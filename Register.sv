==> flow/design.v <==
module D_FF (q, d, reset, clk);
	output reg q;
	input d, reset, clk;
	always @(posedge clk)
	if (reset)
		q <= 0;  
	else
		q <= d;  
endmodule 
module register (writeData, enable, clk, rst, out);
	input [31:0] writeData;
	input enable, clk, rst;
	output [31:0] out;
	parameter WIDTH = 32;
	wire [31:0] d;
	genvar i;
	generate
		for(i=0; i<WIDTH; i++) begin : eachDff
			mux2_1 m (.out(d[i]), .in({writeData[i], out[i]}), .sel(enable));
			D_FF flipFlop (.q(out[i]), .d(d[i]), .reset(rst), .clk(clk));
		end
	endgenerate
endmodule 
module register_testbench();
	reg [31:0] writeData;
	reg clk, enable;
	wire [31:0] out;
	register r (.writeData, .enable, .clk, .out);
	always #(10) clk = ~clk;
	initial begin
		clk = 0;
		writeData = 32'b11111111111111111111111111111111;
		enable = 1;
		#40;
		writeData = 32'b10101010101010101010101010101010;
		#40;
		enable = 0;
		writeData = 32'b00000000000000000000000000000000;
		#40;
		enable = 1;
		#40;
	end
endmodule 
module mux2_1(out, in, sel);
	output out;
	input [1:0] in;
	input sel;
	wire v0, v1, notSel;
	not (notSel, sel);
	and (v0, in[1], sel);
	and (v1, in[0], notSel);
	or (out, v0, v1);
endmodule
module mux2_1_testbench();
	reg [1:0] in;
	reg sel;
	wire out;
	mux2_1 dut (.out, .in, .sel);
	initial begin
		sel=0; in[0]=0; in[1]=0; #10;
		sel=0; in[0]=0; in[1]=1; #10;
		sel=0; in[0]=1; in[1]=0; #10;
		sel=0; in[0]=1; in[1]=1; #10;
		sel=1; in[0]=0; in[1]=0; #10;
		sel=1; in[0]=0; in[1]=1; #10;
		sel=1; in[0]=1; in[1]=0; #10;
		sel=1; in[0]=1; in[1]=1; #10;
	end
endmodule 
---- Step by step through the tools: register ----
Tool output for the design above, in the order of the flow.
Line numbers count from 1 in the design file above.
Library cell names are shortened.
Not given: -
set-up
  top module .............................. register
  clock ................................... clk
  standard-cell library ................... sky130hd
  corner .................................. tt_025C_1v80

---- After elaboration ----
Yosys after proc, flatten, opt, wreduce and memory -nomap, before mapping. Enables and synchronous resets that opt folds into registers are not counted as muxes. Memory bits, and registers merged into a memory's read port (data or address), are not among the register bits. Print and check cells are not counted. Equal cells are merged and count once.
bit counts
  flip-flop bits (word level) ............. 32
  input port bits ......................... 35
  output and inout port bits .............. 32
  cells after elaboration ................. 129
operators by class
  bitwise gates (word level) .............. 97
operators by type and width
  operator          count
  1-bit AND         64
  1-bit bitwise OR  32
  1-bit inverter    1

---- Depth ----
Longest topological path by Yosys (ltp), each cell counted once; first at word level (registers and memories cut), then after technology mapping (sequential cells cut; the memories' decode and read muxes count).
logic depth
  word-level depth ........................ 3
  ABC_AREA ................................ 0
  gate-level depth with buffers ........... 4
  mapped depth without buffers ............ 2

---- Synthesis result ----
Yosys stat after the flow's synthesis: flattened, memories mapped to cells. It holds for the ABC_AREA given above (unset counts as 0); a run with the other value may have another netlist.
The area totals of this step are shown rounded.
synthesis totals
  standard cells after synthesis .......... 135
  cell area after synthesis ............... 0.0014 mm^2
  sequential part of the area ............. 0.000641 mm^2
  mapped flip-flops ....................... 32
cell types
  type      count  total area (um^2)
  dfxtp_1   32     640.614
  mux2i_1   32     320.307
  buf_4     32     240.23
  nor2_1    32     120.115
  buf_12    3      60.058
  buf_6     1      11.261
  clkbuf_1  3      11.261
The figures by module come from a second, unflattened synthesis with its own total; it is not the netlist above.
unflattened totals
  cells (unflattened synthesis) ........... 96
  area total of the unflattened synthesis .. 0.00156 mm^2
Rows give one instance, submodules left out.
by module
  module    times used  cells  area (mm^2)  sequential area (mm^2)
  D_FF      32          2      0.0000338    0.00002
  mux2_1    32          1      0.000015     0
  register  1           0      0            0

---- Path before layout ----
Source: OpenSTA report_checks on the synthesized netlist (no wires, ideal clock, input and output delay 20% of the period each), path of least setup slack; recovery checks are left aside. Register names are those of the netlist, which keeps one name where synthesis merged equal registers.
timing path post-synthesis
  path kind ............................... input to register
  start ................................... input port enable
  end ..................................... register (no name shown)
  clock period ............................ 1.16 ns
  data arrival time ....................... 0.697 ns
  data required time ...................... 1.032 ns
  slack ................................... 0.335 ns
  path delay .............................. 0.593 ns
  stages .................................. 4
  buffers on the path ..................... 2
  period reached after synthesis .......... 0.825 ns
"path delay" = arrival - input delay + setup time.
"stages": output pins that drive a net of the path, with the launching flip-flop's if there is one; two outputs of one cell count as two.
"period reached after synthesis" = period - worst setup slack (recovery checks aside). The figure is calculated, with input and output delays left at 20% of the set period.
on the way, post-synthesis
  path through ............................ buf_6 buf_12 mux2i_1 nor2_1
ends and longest elaborated chain, post-synthesis
  element          line  source
  start, declared  12    input enable, clk, rst;
Chain of elaborated cells between the ends: none given.

---- Timing after layout ----
From the final timing report of entry A: the path of least setup slack in the routed layout; clock arrival at registers is part of the times.
timing path post-layout
  path kind ............................... register to output
  start ................................... register (no name shown)
  end ..................................... output port out[10]
  clock period ............................ 0.602 ns
  data arrival time ....................... 0.77 ns
  data required time ...................... 0.48 ns
  slack ................................... -0.29 ns
  stages .................................. 2
  buffers on the path ..................... 1
on the way, post-layout
  path through ............................ dfxtp_2 buf_6
ends and longest elaborated chain, post-layout
  element        line  source
  end, declared  13    output [31:0] out;
Chain of elaborated cells between the ends: none given.

Wiki page: register / flow data

Module register, platform sky130hd: 2 stored runs of the flow (Yosys, OpenROAD) with differing settings, in no particular order. Input and output delays are each 20% of the period that was set; the output load is 0.01 pF.
"period reached" is the run's clock period less its worst setup slack. It is reckoned from that one timing run; input and output delays stay at 20% of the period that was set.
"time on the worst setup path" means the part of the period allowed to the worst setup path (the constraints hold back 20% at inputs and 20% at outputs) less its slack; where the path has registers, the arrival times of their clocks count too.
"overall power": no workload was simulated; the value follows from the tool's default switching activity.
The measured numbers are rounded.

======== entry A ========
==> flow/run.sh <==
#!/bin/bash
# the make line also repeats the synthesis and layout settings of config.mk as NAME=value (left out here)
make -C /OpenROAD-flow-scripts/flow DESIGN_CONFIG=/design/flow/config.mk WORK_HOME=/design/flow/orfs CLKGATE_MAP_FILE= finish
==> flow/config.mk <==
export PLATFORM = sky130hd
export DESIGN_NAME = register
export DESIGN_NICKNAME = register
export VERILOG_FILES = /design/flow/design.v
export SDC_FILE = /design/flow/constraint.sdc
export NUM_CORES = 4
export LEC_CHECK = 0
export ABC_AREA = 0
export CAP_MARGIN = 20
export CORE_MARGIN = 4
export CORE_UTILIZATION = 47
export CTS_CLUSTER_SIZE = 29
export GPL_TIMING_DRIVEN = 1
export HOLD_SLACK_MARGIN = 0.2
export PLACE_DENSITY = 0.75
export SETUP_SLACK_MARGIN = 0.09
export SLEW_MARGIN = 0
export TNS_END_PERCENT = 25
==> flow/constraint.sdc <==
create_clock -name core_clock -period 0.602 [get_ports {clk}]
set_input_delay 0.1204 -clock core_clock [delete_from_list [all_inputs] [get_ports {clk}]]
set_output_delay 0.1204 -clock core_clock [all_outputs]
set_load 0.01 [all_outputs]

-------- measured, entry A --------
  Yosys chip area after synthesis ......... 0.0014 mm^2
  area inside the die boundary ............ 0.00393 mm^2
  standard-cell area after layout ......... 0.00201 mm^2
  final utilization ....................... 0.718
  worst setup slack after layout .......... -0.292 ns
  post-route setup TNS .................... -9.97 ns
  final worst hold slack .................. 0.291 ns
  overall power ........................... 4,480 µW
  period reached .......................... 0.894 ns
  time on the worst setup path ............ 0.77 ns
  critical path type ...................... register to output

======== entry B ========
==> flow/run.sh <==
#!/bin/bash
# the make line also repeats the synthesis and layout settings of config.mk as NAME=value (left out here)
make -C /OpenROAD-flow-scripts/flow DESIGN_CONFIG=/design/flow/config.mk WORK_HOME=/design/flow/orfs CLKGATE_MAP_FILE= finish
==> flow/config.mk <==
export PLATFORM = sky130hd
export DESIGN_NAME = register
export DESIGN_NICKNAME = register
export VERILOG_FILES = /design/flow/design.v
export SDC_FILE = /design/flow/constraint.sdc
export NUM_CORES = 4
export LEC_CHECK = 0
export CAP_MARGIN = 20
export CORE_MARGIN = 2
export CORE_UTILIZATION = 61
export SLEW_MARGIN = 20
==> flow/constraint.sdc <==
create_clock -name core_clock -period 0.868 [get_ports {clk}]
set_input_delay 0.1736 -clock core_clock [delete_from_list [all_inputs] [get_ports {clk}]]
set_output_delay 0.1736 -clock core_clock [all_outputs]
set_load 0.01 [all_outputs]

-------- measured, entry B --------
  Yosys chip area after synthesis ......... 0.0014 mm^2
  area inside the die boundary ............ 0.0027 mm^2
  standard-cell area after layout ......... 0.00209 mm^2
  final utilization ....................... 0.953
  worst setup slack after layout .......... -0.109 ns
  post-route setup TNS .................... -2.80 ns
  final worst hold slack .................. 0.396 ns
  overall power ........................... 3,260 µW
  period reached .......................... 0.977 ns
  time on the worst setup path ............ 0.80 ns
  critical path type ...................... register to output
